==> flow/design.v <==
module EECS3216_Lab2 (cin, reset, led, switch, holder);
input cin, reset;
input switch;  
reg[31:0] count;
reg ignore = 0;
reg toggle;
reg twoSecondDelay = 1;
reg [1:0] delay = 2'b0;
reg [22:0] timer = 23'b0;
reg [3:0] currentLed = 4'b0;
output reg [7:0] led;
output reg [1:0] holder = 2'b00;
reg [31:0] D = 32'd25000000;
always @(posedge cin)
begin
		if (ignore == 1)begin
			timer <= timer + 23'b1;
		end
		else if (reset == 1'b0)begin
			led <= 8'b00000000;
			currentLed <= 0;
			D <= 32'd25000000;
			twoSecondDelay <= 1;
			ignore <= 1;
		end
		if (timer  == 23'd5000000) begin
			timer <= 23'd0;
			ignore <= 0;
		end
		count <= count + 32'd1;
      if (count >= (D - 1)) begin  
         count <= 32'd0;
			toggle <= ~toggle;
			if(toggle)begin
				case (currentLed)
					4'd1: led <= 8'b10000000;
					4'd2: led <= 8'b11000000;
					4'd3: led <= 8'b11100000;
					4'd4: led <= 8'b11110000;
					4'd5: led <= 8'b11111000;
					4'd6: led <= 8'b11111100;
					4'd7: led <= 8'b11111110;
					4'd8: led <= 8'b11111111;
					default: led <= 8'b00000000;
				endcase
				if(currentLed == 4'd8)begin
					currentLed <= 4'd0;
					twoSecondDelay <= 1;
				end
				else begin
					currentLed <= currentLed + 4'd1;
				end
			end
			else begin
				if(switch)begin
					D <= 32'd25000000;
					twoSecondDelay <= 1;
				end
				else begin					
					if(twoSecondDelay == 1 && currentLed > 0) begin
						D <= 32'd50000000;
						twoSecondDelay <= 0;
					end
					else begin
						D <= D / 2;
					end
				end
			end
		end
end
endmodule
## Step by step through the tools: EECS3216_Lab2

The steps from the RTL of EECS3216_Lab2 to its reports follow in flow order.
Line numbers count from 1 in the design file above.
Library cell names are shortened.
A cell with -- has no value.

| inputs | value |
|---|---|
| design top | EECS3216_Lab2 |
| clock input | cin |
| cell library | sky130hd |
| library corner | tt_025C_1v80 |

## Word-level counts

Yosys after proc, flatten, opt, wreduce and memory -nomap, before mapping. Enables and synchronous resets that opt folds into registers are not counted as muxes. Memory bits, and registers merged into a memory's read port (data or address), are not among the register bits. Print and check cells are not counted. Equal cells are merged and count once.
Yosys's memory passes give these memory sizes; they may raise the number of words (mostly to a power of two), join words into wider ones and drop unused or constant bits.

| operators by class | value |
|---|---|
| add/sub/neg operators | 4 |
| order comparisons | 2 |
| eq/ne operators | 2 |
| muxes and demuxes | 24 |
| bitwise logic cells | 1 |
| reductions and logical operators | 1 |

Operator list:

| cell | count |
|---|---|
| two-way mux 32 bit | 4 |
| two-way mux 31 bit | 2 |
| adder 32 x 1 -> 32 bit with constant B | 1 |
| subtractor 32 x 1 -> 32 bit with constant B | 1 |
| >= comparator 32 bit | 1 |
| two-way mux 8 bit | 4 |
| adder 23 x 1 -> 23 bit with constant B | 1 |
| == test 23 bit with constant B | 1 |
| two-way mux 4 bit | 5 |
| two-way mux 1 bit | 9 |
| adder 4 x 1 -> 4 bit with constant B | 1 |
| greater-than comparator 4 x 1 -> 1 bit with constant B | 1 |
| == test 4 bit with constant B | 1 |
| logical AND 1 bit | 1 |
| NOT 1 bit | 1 |

| storage and ports | value |
|---|---|
| bits in registers | 102 |
| memory bits (read-only) | 128 |
| memories kept | 1 |
| input port bits | 3 |
| output and inout bits | 10 |
| elaborated cells | 43 |

Memories:

| memory | words | width | rd ports | write ports | RTL line | source |
|---|---|---|---|---|---|---|
| (no name shown) | 16 | 8 | 1 | 0 | 35 | `case (currentLed)` |

## Longest topological paths

Depth = most cells in a row (Yosys ltp): at word level without a register or memory, in the mapped netlist without a sequential cell, where the memories' decode and read muxes count.

| depth | value |
|---|---|
| depth in word-level cells | 6 |
| ABC_AREA | 0 |
| depth in mapped cells | 17 |
| gate-level depth less buffers | 15 |

## After synthesis

Yosys stat after the flow's synthesis: flattened, memories mapped to cells. It holds for the ABC_AREA given above (unset counts as 0); a run with the other value may have another netlist.
The area totals of this step are shown rounded.

Cells by type:

| cell | count | total area (sq um) |
|---|---|---|
| dfxtp_1 | 101 | 2.02E+03 |
| ha_1 | 40 | 500.48 |
| xnor2_1 | 46 | 402.886 |
| xor2_1 | 36 | 315.302 |
| nor2_1 | 79 | 296.534 |
| a32o_1 | 17 | 170.163 |
| mux2i_1 | 17 | 170.163 |
| nand2_1 | 43 | 161.405 |
| nand4_1 | 24 | 150.144 |
| nand3_1 | 26 | 130.125 |
| a21oi_1 | 23 | 115.11 |
| inv_1 | 27 | 101.347 |
| and3_1 | 12 | 75.072 |
| nor3_1 | 14 | 70.067 |
| nor4_2 | 5 | 62.56 |
| a32oi_1 | 7 | 61.309 |
| buf_6 | 5 | 56.304 |
| and2_1 | 7 | 43.792 |

Other cell types: 37; their cells: 78.

| mapped netlist | value |
|---|---|
| cell count | 607 |
| cell area after synthesis | 5500 sq um |
| area of sequential cells | 2100 sq um |
| flip-flop cells | 102 |
| buffer cells | 23 |

## Worst setup path after synthesis

OpenSTA on the mapped netlist: ideal clock, no wires. The path of least setup slack (recovery checks aside). Input and output delay are each 20% of the period. Register names are those of the netlist, which keeps one name where synthesis merged equal registers.

| path after synthesis | value |
|---|---|
| kind | register to register |
| from | reg D[0] |
| to | reg D[26] |
| clock period | 4.52 ns |
| setup time | 0.117 ns |
| launch time at the first pin | 0.000 ns |
| arrival time | 3.308 ns |
| required time | 4.403 ns |
| path slack | 1.094 ns |
| delay of the path | 3.425 ns |
| driving pins on the path | 18 |
| buffers on the path | 2 |
| synthesis period reached | 3.426 ns |

"delay of the path" = arrival - input delay + setup time.
"driving pins on the path": output pins that drive a net of the path, with the launching flip-flop's if there is one; two outputs of one cell count as two.
"synthesis period reached" = period - worst setup slack (recovery checks aside). The figure is calculated, with input and output delays left at 20% of the set period.
The rows between start and end are the longest chain of elaborated cells between them; the timing report does not say that the signal goes this way. Where chains are equally long, one stands for them.
A line is the first line of the expression or statement that the cell stems from. Yosys adds cells for indexed reads and writes and turns some case tables into memories.
A register here has more assigning lines than the two given.

| on the way, after synthesis | value |
|---|---|
| cell sequence | dfxtp_1 inv_1 ha_1 nor3b_1 and3_1 and2_1 nand3_2 nor2_1 xnor2_1 ha_1 nand4_1 nor3_1 a221oi_1 nand2_1 a21o_1 buf_6 buf_6 a32o_1 |
| length of the longest elaborated chain | 3 |
| elaborated cells on any way between the ends | 3 |
| source lines of those cells | 1 |
| classes of those cells | add/sub (1); compare (1); mux (1) |

Ends and longest elaborated chain, after synthesis:

| item | RTL line | source |
|---|---|---|
| from (decl) | 13 | `reg [31:0] D = 32'd25000000;` |
| from (assign) | 22 | `D <= 32'd25000000;` |
| from (assign) | 65 | `D <= D / 2;` |
| subtractor 32 x 1 -> 32 bit | 31 | `if (count >= (D - 1)) begin` |
| >= comparator 32 bit | 31 |  |
| two-way mux 32 bit | 31 |  |
| to (assign) | 22 |  |
| to (assign) | 65 |  |
| to (decl) | 13 |  |

## Path in the finished layout

Path of least setup slack in the final report of run 1 (OpenROAD, finished layout, wires in). Where an end is a register, its clock arrival counts in the times.

| path after layout | value |
|---|---|
| kind | register to register |
| from | reg D[0] |
| to | reg D[8] |
| clock period | 5.19 ns |
| setup time | 0.05 ns |
| launch time at the first pin | 0.35 ns |
| arrival time | 4.49 ns |
| required time | 5.49 ns |
| path slack | 1.01 ns |
| driving pins on the path | 17 |
| buffers on the path | 1 |

The rows between start and end are the longest chain of elaborated cells between them; the timing report does not say that the signal goes this way. Where chains are equally long, one stands for them.
A register here has more assigning lines than the two given.

| on the way, after layout | value |
|---|---|
| cell sequence | dfxtp_1 inv_1 ha_1 nor3b_1 and3_1 and2_1 nand3_2 nor2_1 xnor2_1 ha_1 nand4_1 nor3_1 a221oi_1 a21oi_1 a211oi_2 buf_4 a32o_1 |
| length of the longest elaborated chain | 3 |
| elaborated cells on any way between the ends | 3 |
| source lines of those cells | 1 |
| classes of those cells | add/sub (1); compare (1); mux (1) |

Ends and longest elaborated chain, after layout:

| item | RTL line | source |
|---|---|---|
| from (decl) | 13 | `reg [31:0] D = 32'd25000000;` |
| from (assign) | 22 | `D <= 32'd25000000;` |
| from (assign) | 65 | `D <= D / 2;` |
| subtractor 32 x 1 -> 32 bit | 31 | `if (count >= (D - 1)) begin` |
| >= comparator 32 bit | 31 |  |
| two-way mux 32 bit | 31 |  |
| to (assign) | 22 |  |
| to (assign) | 65 |  |
| to (decl) | 13 |  |

Ticket comment

Measured data: module EECS3216_Lab2, platform sky130hd, 2 stored runs of the flow under differing settings, order arbitrary. Input and output delays are each 20% of the period that was set; the output load is 0.01 pF.
"clock period achieved" = clock period - worst setup slack. The figure is calculated, with input and output delays left at 20% of the set period.
By "total power of the final layout" is meant OpenSTA's value without simulated activity: inputs other than the clock are taken to toggle once in ten clock periods, and the tool carries that through the logic.
Values from the reports are rounded here.
A setting shown as n/a is not set for that run.

| stored run | period_ns | CORE_UTILIZATION | PLACE_DENSITY_LB_ADDON | CELL_PAD_IN_SITES_GLOBAL_PLACEMENT | CELL_PAD_IN_SITES_DETAIL_PLACEMENT | CTS_CLUSTER_SIZE | CTS_CLUSTER_DIAMETER | SLEW_MARGIN | MIN_ROUTING_LAYER | MAX_ROUTING_LAYER | CAP_MARGIN | CORE_MARGIN | CORE_ASPECT_RATIO | total power of the final layout (uW) | clock period achieved (ns) | area inside the die boundary (sq um) | total negative slack on setup checks (ns) | post-route utilization (%) | worst slack on setup checks (ns) | post-route worst hold slack (ns) | post-synthesis cell area (sq um) |
|---|---|---|---|---|---|---|---|---|---|---|---|---|---|---|---|---|---|---|---|---|---|
| run 1 | 5.19 | 37 | 0.08 | 0 | 0 | 98 | 110 | 35 | met2 | met5 | 20 | 2 | n/a | 1500 | 4.183 | 16000 | 0.000 | 42 | 1.0 | 0.46 | 5500 |
| run 2 | 5.25 | 28 | 0.16 | 3 | 2 | n/a | 361 | 20 | met2 | n/a | 20 | 2 | 1.32 | 1500 | 4.540 | 21000 | 0.000 | 31 | 0.71 | 0.46 | 5500 |
