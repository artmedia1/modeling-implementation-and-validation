==> flow/design.v <==
module EECS3216_Lab3 (cin, temp, sevenSegDisplay, leftLights, rightLights, leftLightSwitch, rightLightSwitch);
input cin, leftLightSwitch, rightLightSwitch;
reg[31:0] count;
reg [1:0] rightLedCount;
reg [1:0] leftLedCount;
reg [1:0] rightContinuousBlinker;
reg [1:0] leftContinuousBlinker;
reg error = 0;
output reg [6:0] sevenSegDisplay;
output reg [2:0] leftLights;
output reg [2:0] rightLights;
output reg [3:0] temp;
parameter D = 32'd25000000;
always @(posedge cin)
begin
	if (!leftLightSwitch) begin
		leftLights <= 3'b000;
		leftLedCount <= 0;
		leftContinuousBlinker <= 0;
	end
	if (!rightLightSwitch) begin
		rightLights <= 3'b000;
		rightLedCount <= 0;
		rightContinuousBlinker <= 0;
	end 
	if (leftLightSwitch & rightLightSwitch) begin
		error <= 1;
		rightLedCount <= 0;
		leftLedCount <= 0;
		rightContinuousBlinker <= 0;
		leftContinuousBlinker <= 0;
	end	
	else begin
		sevenSegDisplay <= 7'b1111111;
		error <= 0;
	end		
	count <= count + 32'd1;
	if (count >= (D - 1)) begin
         count <= 32'd0;
			if (error == 1) begin
				rightLights <= 3'b000;
				leftLights <= 3'b000;
				sevenSegDisplay <= 7'b0000110;
			end
			else if (leftLightSwitch) begin
				if (leftContinuousBlinker == 2'd3)
					leftLights <= 3'b111;
				else begin
					case (leftLedCount)
						2'd0: leftLights <= 3'b001;
						2'd1: leftLights <= 3'b011;
						2'd2: leftLights <= 3'b111;
						default: leftLights <= 3'b000;
					endcase
					if (leftLedCount == 2'd3) begin
						leftLedCount <= 0;
						leftContinuousBlinker <= leftContinuousBlinker + 2'd1;
					end
					else
						leftLedCount <= leftLedCount + 2'd1;
				end
			end
			else begin
				if (rightContinuousBlinker == 2'd3)
					rightLights <= 3'b111;
				else begin
					case (rightLedCount)
						2'd0: rightLights <= 3'b100;
						2'd1: rightLights <= 3'b110;
						2'd2: rightLights <= 3'b111;
						default: rightLights <= 3'b000;
					endcase
					if (rightLedCount == 2'd3) begin
						rightLedCount <= 0;
						rightContinuousBlinker <= rightContinuousBlinker + 2'd1;
					end
					else
						rightLedCount <= rightLedCount + 2'd1;
				end
			end
	end
end
endmodule 
From RTL to reports: EECS3216_Lab3
What the tools print for EECS3216_Lab3, step after step.
Lines are those of the file above, counted from 1.
Operators: Yosys type, input widths -> output width; for muxes data width and select width s.
Cell names lack the library's common part.
{"block": "design", "top": "EECS3216_Lab3", "clock_port": "cin", "cell_library": "sky130hd", "pvt_corner": "tt_025C_1v80"}

Elaborated design
Counts by Yosys on the flattened word-level netlist (proc, flatten, opt, wreduce; memories kept). Register bits leave out memories and registers merged into their read ports (data or address); mux counts leave out enables and synchronous resets folded into registers. Print and check cells are left out. Cells with the same type and inputs are merged into one.
{"block": "op_classes", "eq_ne": 8, "mul": 0, "bitwise": 1, "n_cmp": 1, "div_mod_pow": 0, "n_reduce_logical": 2, "shifts": 0, "add_sub_neg": 5, "n_mux": 44}
{"block": "ops", "operator": "$mux 2", "n": 28}
{"block": "ops", "operator": "$add 32x1->32 const B", "n": 1}
{"block": "ops", "operator": "$ge 32x25->1 const B", "n": 1}
{"block": "ops", "operator": "$mux 3", "n": 10}
{"block": "ops", "operator": "$mux 7", "n": 3}
{"block": "ops", "operator": "$pmux 3 s3", "n": 2}
{"block": "ops", "operator": "$eq 2x2->1 const B", "n": 6}
{"block": "ops", "operator": "$add 2x1->2 const B", "n": 4}
{"block": "ops", "operator": "$eq 2x1->1 const B", "n": 2}
{"block": "ops", "operator": "$logic_not 2->1", "n": 2}
{"block": "ops", "operator": "$and 1x1->1", "n": 1}
{"block": "ops", "operator": "$mux 1", "n": 1}
{"block": "word_totals", "latchBits": 0, "mem_count": 0, "rom_bits": 0, "inputBits": 3, "mem_bits_rw": 0, "clocked_rd_ports_x_width": 0, "reg_bits": 54, "output_inout_bits": 17}

Logic depth
Depth = most cells in a row (Yosys ltp): at word level without a register or memory, in the mapped netlist without a sequential cell, where the memories' decode and read muxes count.
{"block": "depth", "ltp_word": 7, "ABC_AREA": 0, "ltp_mapped": 7, "depth_no_buf": 6}

Mapped cells and area
Yosys stat after the flow's synthesis: flattened, memories mapped to cells. It holds for the ABC_AREA given above (unset counts as 0); a run with the other value may have another netlist.
The area totals of this step are shown rounded.
{"block": "types", "cell": "dfxtp_1", "n": 54, "area_total_um2": 1.08E+03}
{"block": "types", "cell": "nor2_1", "n": 40, "area_total_um2": 150.144}
{"block": "types", "cell": "xnor2_1", "n": 15, "area_total_um2": 131.376}
{"block": "types", "cell": "ha_1", "n": 7, "area_total_um2": 87.584}
{"block": "types", "cell": "nand2_1", "n": 22, "area_total_um2": 82.579}
{"block": "types", "cell": "xor2_1", "n": 7, "area_total_um2": 61.309}
{"block": "types", "cell": "mux2i_1", "n": 6, "area_total_um2": 60.058}
{"block": "types", "cell": "nand3_1", "n": 10, "area_total_um2": 50.048}
{"block": "types", "cell": "o41ai_2", "n": 3, "area_total_um2": 48.797}
{"block": "types", "cell": "a21oi_1", "n": 8, "area_total_um2": 40.038}
{"block": "types", "cell": "nor3_1", "n": 8, "area_total_um2": 40.038}
{"block": "types", "cell": "buf_4", "n": 5, "area_total_um2": 37.536}
{"block": "types", "cell": "nand4_1", "n": 6, "area_total_um2": 37.536}
{"block": "types", "cell": "a211o_1", "n": 4, "area_total_um2": 35.034}
{"block": "types", "cell": "and3_1", "n": 5, "area_total_um2": 31.28}
{"block": "types", "cell": "inv_1", "n": 8, "area_total_um2": 30.029}
{"block": "types", "cell": "nor2b_1", "n": 4, "area_total_um2": 25.024}
{"block": "types", "cell": "nor4_1", "n": 4, "area_total_um2": 25.024}
Other cell types: 24; their cells: 37.
{"block": "mapped", "cells": 253, "synth_area_um2": 2330, "ff_cells": 54}

Path before layout
OpenSTA on the mapped netlist: ideal clock, no wires. The path of least setup slack (recovery checks aside). Input and output delay are each 20% of the period. Register names are those of the netlist, which keeps one name where synthesis merged equal registers.
{"block": "synth_path", "kind": "reg2reg", "from": "register count[0]", "to": "register rightLights[2]", "stages": 8, "path_buffers": 1, "required_time_ns": 1.817, "delay_ns": 1.747, "t_arrival_ns": 1.674, "clock_period_ns": 1.89, "setup_slack_ns": 0.143, "period_less_setup_slack_ns": 1.747}
"delay_ns" is the arrival time less input delay plus setup time.
"stages" counts driving pins, that of a launching flip-flop among them; a cell with two outputs on the path counts twice.
"period_less_setup_slack_ns" is the clock period less the worst setup slack; recovery checks do not enter. This is arithmetic on one report: input and output delays are still those of the set period (20% each).
The rows between start and end are the longest chain of elaborated cells between them; the timing report does not say that the signal goes this way. Where chains are equally long, one stands for them.
A line is the first line of the expression or statement that the cell stems from. Yosys adds cells for indexed reads and writes and turns some case tables into memories.
A register here has more assigning lines than the two given.
{"block": "synth_between", "path_cell_list": "dfxtp_1 > ha_1 > nand2_1 > o211ai_1 > o2111ai_2 > buf_6 > a211o_1 > o22ai_2", "elab_chain_len": 2, "cone_cells": 2, "lines_between": 1, "cone_classes": "compare: 1; mux: 1"}
{"block": "synth_rtl", "element": "from (decl)", "line_no": 3, "source": "reg[31:0] count;"}
{"block": "synth_rtl", "element": "from (assign)", "line_no": 37, "source": "count <= count + 32'd1;"}
{"block": "synth_rtl", "element": "from (assign)", "line_no": 39, "source": "count <= 32'd0;"}
{"block": "synth_rtl", "element": "$ge 32x25->1", "line_no": 38, "source": "if (count >= (D - 1)) begin"}
{"block": "synth_rtl", "element": "$mux 3", "line_no": 38}
{"block": "synth_rtl", "element": "to (assign)", "line_no": 22, "source": "rightLights <= 3'b000;"}
{"block": "synth_rtl", "element": "to (assign)", "line_no": 41, "source": "rightLights <= 3'b000;"}
{"block": "synth_rtl", "element": "to (decl)", "line_no": 11, "source": "output reg [2:0] rightLights;"}

Path in the finished layout
From the final timing report of run 2: the path of least setup slack in the routed layout; clock arrival at registers is part of the times.
{"block": "layout_path", "kind": "reg2reg", "from": "register count[0]", "to": "register rightLedCount[0]", "clock_period_ns": 1.12, "path_buffers": 1, "stages": 8, "setup_slack_ns": -0.68, "t_arrival_ns": 2.04, "required_time_ns": 1.35}
The rows between start and end are the longest chain of elaborated cells between them; the timing report does not say that the signal goes this way. Where chains are equally long, one stands for them.
A register here has more assigning lines than the two given.
{"block": "layout_between", "path_cell_list": "dfxtp_4 > ha_4 > nand2_4 > o211ai_1 > o2111ai_4 > buf_6 > a211oi_4 > mux2i_1", "elab_chain_len": 2, "cone_cells": 2, "lines_between": 1, "cone_classes": "compare: 1; mux: 1"}
{"block": "layout_rtl", "element": "from (decl)", "line_no": 3, "source": "reg[31:0] count;"}
{"block": "layout_rtl", "element": "from (assign)", "line_no": 37, "source": "count <= count + 32'd1;"}
{"block": "layout_rtl", "element": "from (assign)", "line_no": 39, "source": "count <= 32'd0;"}
{"block": "layout_rtl", "element": "$ge 32x25->1", "line_no": 38, "source": "if (count >= (D - 1)) begin"}
{"block": "layout_rtl", "element": "$mux 2", "line_no": 38}
{"block": "layout_rtl", "element": "to (assign)", "line_no": 28, "source": "rightLedCount <= 0;"}
{"block": "layout_rtl", "element": "to (assign)", "line_no": 78, "source": "rightLedCount <= rightLedCount + 2'd1;"}
{"block": "layout_rtl", "element": "to (decl)", "line_no": 4, "source": "reg [1:0] rightLedCount;"}

Measured results for EECS3216_Lab3: 2 stored runs of the Yosys and OpenROAD flow on sky130hd. The settings differ; the order carries no meaning. The constraints put input and output delay at 20% of the set period each and load the outputs with 0.01 pF.
"worst_path_ns" means the part of the period allowed to the worst setup path (the constraints hold back 20% at inputs and 20% at outputs) less its slack; where the path has registers, the arrival times of their clocks count too.
"fin_power_w": no workload was simulated; the value follows from the tool's default switching activity.
The measured numbers are rounded.

{"run": "run 1", "settings": { "period_ns": 1.19, "CORE_UTILIZATION": 66, "PLACE_DENSITY_LB_ADDON": 0.06, "HOLD_SLACK_MARGIN": 0.27, "CORE_MARGIN": 9, "GPL_ROUTABILITY_DRIVEN": 1, "CAP_MARGIN": 20, "SLEW_MARGIN": 20 }, "outcome": "no final report: routing broke off with DPL-0038"}
{"run": "run 2", "settings": { "period_ns": 1.12, "CORE_UTILIZATION": 56, "SETUP_SLACK_MARGIN": -0.03, "PLACE_DENSITY_LB_ADDON": 0.29, "CORE_ASPECT_RATIO": 0.82, "CORE_MARGIN": 9, "GPL_TIMING_DRIVEN": 0, "GPL_ROUTABILITY_DRIVEN": 1, "CTS_CLUSTER_SIZE": 38, "CAP_MARGIN": 0, "MAX_ROUTING_LAYER": "met5", "SLEW_MARGIN": 20 }, "results": { "fin_power_w": 0.00368, "total_negative_slack_ns": -28.2, "finalUtil_pct": 78.8, "total_die_area_um2": 6810, "ys_area_um2": 2330, "worst_path_ns": 1.80, "worst_path_kind": "reg2reg", "ws_setup_ns": -0.685, "hold_ws_ns": 0.446 }}
